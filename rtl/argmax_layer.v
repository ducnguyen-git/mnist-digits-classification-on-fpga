==> flow/design.v <==
`timescale 1ns/1ps
module argmax_layer #(
    parameter IN_SIZE = 10,
    parameter DATA_WIDTH = 16
)(
    input  wire clk,
    input  wire reset_n,
    input  wire start_argmax,
    input  wire data_valid,
    input  wire signed [DATA_WIDTH - 1 : 0] class_in,
    output reg finish_argmax,
    output reg [3:0] index_out  
);
    reg [3:0] i;
    reg [3:0] load_i;
	 localparam IDLE_STATE = 0;
	 localparam PREPARE_STATE = 1;
	 localparam PROCESS_STATE = 2;
	 localparam FINISH_STATE = 3;
	 reg [1:0] state;
    (* ramstyle="M4K" *) reg signed [DATA_WIDTH - 1 : 0] val_array [0 : IN_SIZE - 1];
    (* ramstyle="M4K" *) reg signed [DATA_WIDTH - 1 : 0] max_val;
    reg [3:0] max_idx;
    always @(posedge clk or negedge reset_n) begin
        if (!reset_n) begin
            finish_argmax <= 0;
            index_out <= 0;
            max_val <= 0;
            max_idx <= 0;
            load_i <= 0;
            i <= 0;
            state <= IDLE_STATE;
        end else begin
            case (state)
                IDLE_STATE: begin  
                    finish_argmax <= 0;
                    if (start_argmax) begin
                        state <= PREPARE_STATE;
                    end
                end
                PREPARE_STATE: begin  
                    if (data_valid) begin
                        if (load_i < IN_SIZE) begin
                            val_array[load_i] <= class_in[DATA_WIDTH - 1 : 0];
                            load_i <= load_i + 4'b1;
                        end 
                    end
                    if (load_i == IN_SIZE) begin
                      max_val <= val_array[0];
                      max_idx <= 0;
                      i <= 1;
                      state <= PROCESS_STATE;
                    end
                end
                PROCESS_STATE: begin  
                    if (i < IN_SIZE) begin
                        if (val_array[i] > max_val) begin
                            max_val <= val_array[i];
                            max_idx <= i[3:0];
                        end
                        i <= i + 4'b1;
                    end else begin
                        index_out <= max_idx;
                        finish_argmax <= 1;
                        state <= FINISH_STATE;
                    end
                end
                FINISH_STATE: begin  
                    finish_argmax <= 0;
                    state <= IDLE_STATE;
                end
            endcase
        end
    end
endmodule
Tool chain data of argmax_layer
What the tools print for argmax_layer, step after step.
Lines are those of the file above, counted from 1.
Not given: n/a
- design top: argmax_layer
- clock input: clk
- library: sky130hd
- library corner: tt_025C_1v80

Word-level counts
Source: Yosys, flattened and elaborated. Widths are those after wreduce. Registers that Yosys merges into a memory's read port (data or address) are not register bits. Print and check cells do not count. Equal cells are merged and count once.
- reductions and logical operators: 23
- noted mux-type cells: 20
- add/subtract/negate cells at 2
- bitwise operators: 1
- noted equal/unequal tests: 27
- $lt $le $gt $ge: 3
- operator list (kind ; number):
    16-bit case mux with 10-bit select ; 1
    16-bit two-way mux ; 5
    5-bit AND reduction ; 10
    4-bit by 3-bit equality test with 1-bit output with constant B ; 8
    16-bit case mux with 2-bit select ; 1
    4-bit equality test with constant B ; 5
    4-bit two-way mux ; 5
    16-bit > comparator ; 1
    4-bit by 2-bit equality test with 1-bit output with constant B ; 4
    4-bit case mux with 2-bit select ; 2
    2-bit inequality test with constant B ; 5
    4-bit by 1-bit adder with 4-bit output with constant B ; 2
    4-bit by 1-bit equality test with 1-bit output with constant B ; 2
    4-bit < comparator with constant B ; 2
    4-bit logical NOT ; 2
    4-bit AND reduction ; 2
    2-bit case mux with 4-bit select ; 1
    3-bit AND reduction ; 2
    2-bit two-way mux ; 3
    2-bit equality test with constant B ; 2
    2-bit AND reduction ; 2
    2-bit nonzero test ; 2
    4-bit nonzero test ; 1
    2-bit by 1-bit equality test with 1-bit output with constant B ; 1
    2-bit logical NOT ; 1
    2-bit OR reduction ; 1
    1-bit case mux with 2-bit select ; 1
    1-bit inverter ; 1
    1-bit two-way mux ; 1
- noted output and inout bits: 5
- noted flip-flop bits (word level): 195
- noted input bits: 20

Logic depth
Longest topological path by Yosys (ltp), each cell counted once; first at word level (registers and memories cut), then after technology mapping (sequential cells cut; the memories' decode and read muxes count).
- word-level depth: 8
- ABC_AREA: 1
- gate-level depth with buffers: 27

Mapped cells and area
The flow's flattened synthesis, as Yosys stat reports it; memories are mapped. The netlist is that of the ABC_AREA named above (0 if unset); the other value can give another one.
The area totals of this step are shown rounded.
- cell types (cell ; number ; total area (um^2)):
    sky130_fd_sc_hd__edfxtp_1 ; 160 ; 4.8E+03
    sky130_fd_sc_hd__nand2_1 ; 290 ; 1.09E+03
    sky130_fd_sc_hd__dfrtp_1 ; 36 ; 900.864
    sky130_fd_sc_hd__nand3_1 ; 83 ; 415.398
    sky130_fd_sc_hd__ha_1 ; 24 ; 300.288
    sky130_fd_sc_hd__inv_1 ; 51 ; 191.434
    sky130_fd_sc_hd__nor2_1 ; 39 ; 146.39
    sky130_fd_sc_hd__and2_1 ; 15 ; 93.84
    sky130_fd_sc_hd__or2_0 ; 14 ; 87.584
    sky130_fd_sc_hd__buf_2 ; 14 ; 70.067
    sky130_fd_sc_hd__a21oi_1 ; 12 ; 60.058
    sky130_fd_sc_hd__nor3_1 ; 11 ; 55.053
    sky130_fd_sc_hd__nand4_1 ; 8 ; 50.048
    sky130_fd_sc_hd__o21ai_0 ; 10 ; 50.048
    sky130_fd_sc_hd__buf_6 ; 3 ; 33.782
    sky130_fd_sc_hd__nor2_4 ; 3 ; 33.782
    sky130_fd_sc_hd__dfstp_2 ; 1 ; 26.275
    sky130_fd_sc_hd__xor2_1 ; 2 ; 17.517
Not listed: further types 12, cells in them 17.
- sequential part of the area at 5732 um^2
- mapped cells at 793
- mapped flip-flops: 197
- mapped area: 8517 um^2

Timing after synthesis
OpenSTA on the mapped netlist: ideal clock, no wires. The path of least setup slack (recovery checks aside). Input and output delay are each 20% of the period. Register names are those of the netlist, which keeps one name where synthesis merged equal registers.
- path type: flip-flop to flip-flop
- from: reg i[1]
- to: reg max_val[0]
- data arrival time at 2.810 ns
- stages on the path at 24
- required time: 3.474 ns
- path buffers: 2
- setup time: 0.116 ns
- noted path slack: 0.664 ns
- delay of the path: 2.926 ns
- noted period: 3.59 ns
- noted period reached after synthesis: 2.926 ns
"delay of the path" is the arrival time less input delay plus setup time.
"stages on the path": output pins that drive a net of the path, with the launching flip-flop's if there is one; two outputs of one cell count as two.
"period reached after synthesis" is the clock period less the worst setup slack; recovery checks do not enter. This is arithmetic on one report: input and output delays are still those of the set period (20% each).
Between the ends stands the longest chain of elaborated cells between them, by number of cells; it is not shown to be the way that was timed. Of several equally long chains one is given.
Each line given opens the expression or statement behind the cell; cells for indexed reads and writes are added by Yosys, which also makes memories of some case tables.
At most two assigning lines are given for a register; there are more.
- cells stage by stage: sky130_fd_sc_hd__dfrtp_1 > sky130_fd_sc_hd__inv_1 > sky130_fd_sc_hd__ha_1 > sky130_fd_sc_hd__inv_1 > sky130_fd_sc_hd__nand3_1 > sky130_fd_sc_hd__a21oi_2 > sky130_fd_sc_hd__inv_2 > sky130_fd_sc_hd__clkbuf_2 > sky130_fd_sc_hd__or2_0 > sky130_fd_sc_hd__and2_1 > sky130_fd_sc_hd__ha_1 > sky130_fd_sc_hd__nand2_1 > sky130_fd_sc_hd__inv_1 > sky130_fd_sc_hd__o21ai_0 > sky130_fd_sc_hd__nand2_1 > sky130_fd_sc_hd__nor2_1 > sky130_fd_sc_hd__nand2_1 > sky130_fd_sc_hd__nand2_1 > sky130_fd_sc_hd__nand3_1 > sky130_fd_sc_hd__nand2_1 > sky130_fd_sc_hd__nand2_1 > sky130_fd_sc_hd__buf_2 > sky130_fd_sc_hd__nand2_1 > sky130_fd_sc_hd__nand2_1
- cells in the longest elaborated chain: 8
- RTL lines, path after synthesis (item ; line ; RTL):
    from (decl) ; 14 ; reg [3:0] i;
    from (assign) ; 31 ; i <= 0;
    from (assign) ; 61 ; i <= i + 4'b1;
    4-bit equality test ; 57 ; if (val_array[i] > max_val) begin
    16-bit case mux with 10-bit select ; 57 ;
    16-bit two-way mux ; 56 ; if (i < IN_SIZE) begin
    16-bit two-way mux ; 34 ; case (state)
    16-bit > comparator ; 57 ;
    16-bit two-way mux ; 57 ;
    16-bit two-way mux ; 56 ;
    16-bit case mux with 2-bit select ; 34 ;
    to (assign) ; 49 ; max_val <= val_array[0];
    to (assign) ; 58 ; max_val <= val_array[i];
    to (decl) ; 22 ; (* ramstyle="M4K" *) reg signed [DATA_WIDTH - 1 : 0] max_val;

Timing after layout
Path of least setup slack in the final report of flow run A (OpenROAD, finished layout, wires in). Where an end is a register, its clock arrival counts in the times.
- path type: flip-flop to flip-flop
- from: reg i[1]
- to: reg max_idx[0]
- stages on the path at 26
- data arrival time at 4.06 ns
- setup time: 0.10 ns
- path buffers: 1
- required time: 4.59 ns
- noted period: 4.27 ns
- noted path slack: 0.53 ns
Between the ends stands the longest chain of elaborated cells between them, by number of cells; it is not shown to be the way that was timed. Of several equally long chains one is given.
At most two assigning lines are given for a register; there are more.
- cells stage by stage: sky130_fd_sc_hd__dfrtp_1 > sky130_fd_sc_hd__inv_1 > sky130_fd_sc_hd__ha_1 > sky130_fd_sc_hd__nand3_1 > sky130_fd_sc_hd__inv_1 > sky130_fd_sc_hd__nand2_1 > sky130_fd_sc_hd__nand3_1 > sky130_fd_sc_hd__nor2_1 > sky130_fd_sc_hd__nand3_1 > sky130_fd_sc_hd__and2_1 > sky130_fd_sc_hd__ha_1 > sky130_fd_sc_hd__nand2_1 > sky130_fd_sc_hd__nand2_1 > sky130_fd_sc_hd__nand2_1 > sky130_fd_sc_hd__nand2_1 > sky130_fd_sc_hd__nand2_1 > sky130_fd_sc_hd__nand2_1 > sky130_fd_sc_hd__nand2_1 > sky130_fd_sc_hd__nand2_1 > sky130_fd_sc_hd__nand2_1 > sky130_fd_sc_hd__nand3_1 > sky130_fd_sc_hd__nand2_1 > sky130_fd_sc_hd__nand2_1 > sky130_fd_sc_hd__buf_4 > sky130_fd_sc_hd__nand2_1 > sky130_fd_sc_hd__nand2_1
- cells in the longest elaborated chain: 8
- RTL lines, path post-layout (item ; line ; RTL):
    from (decl) ; 14 ; reg [3:0] i;
    from (assign) ; 31 ; i <= 0;
    from (assign) ; 61 ; i <= i + 4'b1;
    4-bit equality test ; 57 ; if (val_array[i] > max_val) begin
    16-bit case mux with 10-bit select ; 57 ;
    16-bit two-way mux ; 56 ; if (i < IN_SIZE) begin
    16-bit two-way mux ; 34 ; case (state)
    16-bit > comparator ; 57 ;
    4-bit two-way mux ; 57 ;
    4-bit two-way mux ; 56 ;
    4-bit case mux with 2-bit select ; 34 ;
    to (assign) ; 29 ; max_idx <= 0;
    to (assign) ; 59 ; max_idx <= i[3:0];
    to (decl) ; 23 ; reg [3:0] max_idx;

Data sheet: physical implementation of argmax_layer

Record of 2 stored runs of the RTL-to-layout flow on argmax_layer, platform sky130hd. The runs are unordered. Constraints: input delay and output delay 20% of the set period each, output load 0.01 pF.
"period achieved": clock period set for the run, less the worst setup slack. It is reckoned from that one timing run; input and output delays stay at 20% of the period that was set.
"time on the worst setup path": the worst setup path's part of the clock period (all of it between registers, 20% less for each end at a port) less its slack. A launch clock that arrives late makes it longer, a capture clock that arrives late makes it shorter.
"power consumption": no workload was simulated; the value follows from the tool's default switching activity.
Measured values are rounded.

Flow run A
Settings were period_ns = 4.27; CORE_UTILIZATION = 34; SETUP_SLACK_MARGIN = 0.05; CORE_ASPECT_RATIO = 0.65; CORE_MARGIN = 3; CELL_PAD_IN_SITES_GLOBAL_PLACEMENT = 3; ABC_AREA = 1; GPL_TIMING_DRIVEN = 1; CTS_CLUSTER_SIZE = 65; SLEW_MARGIN = 0; MAX_ROUTING_LAYER = met4; CAP_MARGIN = 20
- noted the chip area in the Yosys report: 8517 um^2
- noted the time on the worst setup path: 3.74 ns
- worst setup path type: flip-flop to flip-flop
- worst setup slack after layout: 0.531 ns
- worst hold slack after layout: 0.469 ns
- noted the utilization of the finished layout: 0.403
- noted the total die area: 27030 um^2
- period achieved: 3.739 ns
- standard-cell area after routing: 9872 um^2
- summed negative setup slack at 0.000 ns
- power consumption at 3760 µW

Flow run B
Settings were period_ns = 5.46; CAP_MARGIN = 20; CORE_MARGIN = 2; CORE_UTILIZATION = 40; SLEW_MARGIN = 20
- noted the chip area in the Yosys report: 8467 um^2
- noted the time on the worst setup path: 4.65 ns
- worst setup path type: flip-flop to flip-flop
- worst setup slack after layout: 0.805 ns
- worst hold slack after layout: 0.477 ns
- noted the utilization of the finished layout: 0.459
- noted the total die area: 22350 um^2
- period achieved: 4.655 ns
- standard-cell area after routing: 9579 um^2
- summed negative setup slack at 0.000 ns
- power consumption at 4968 µW
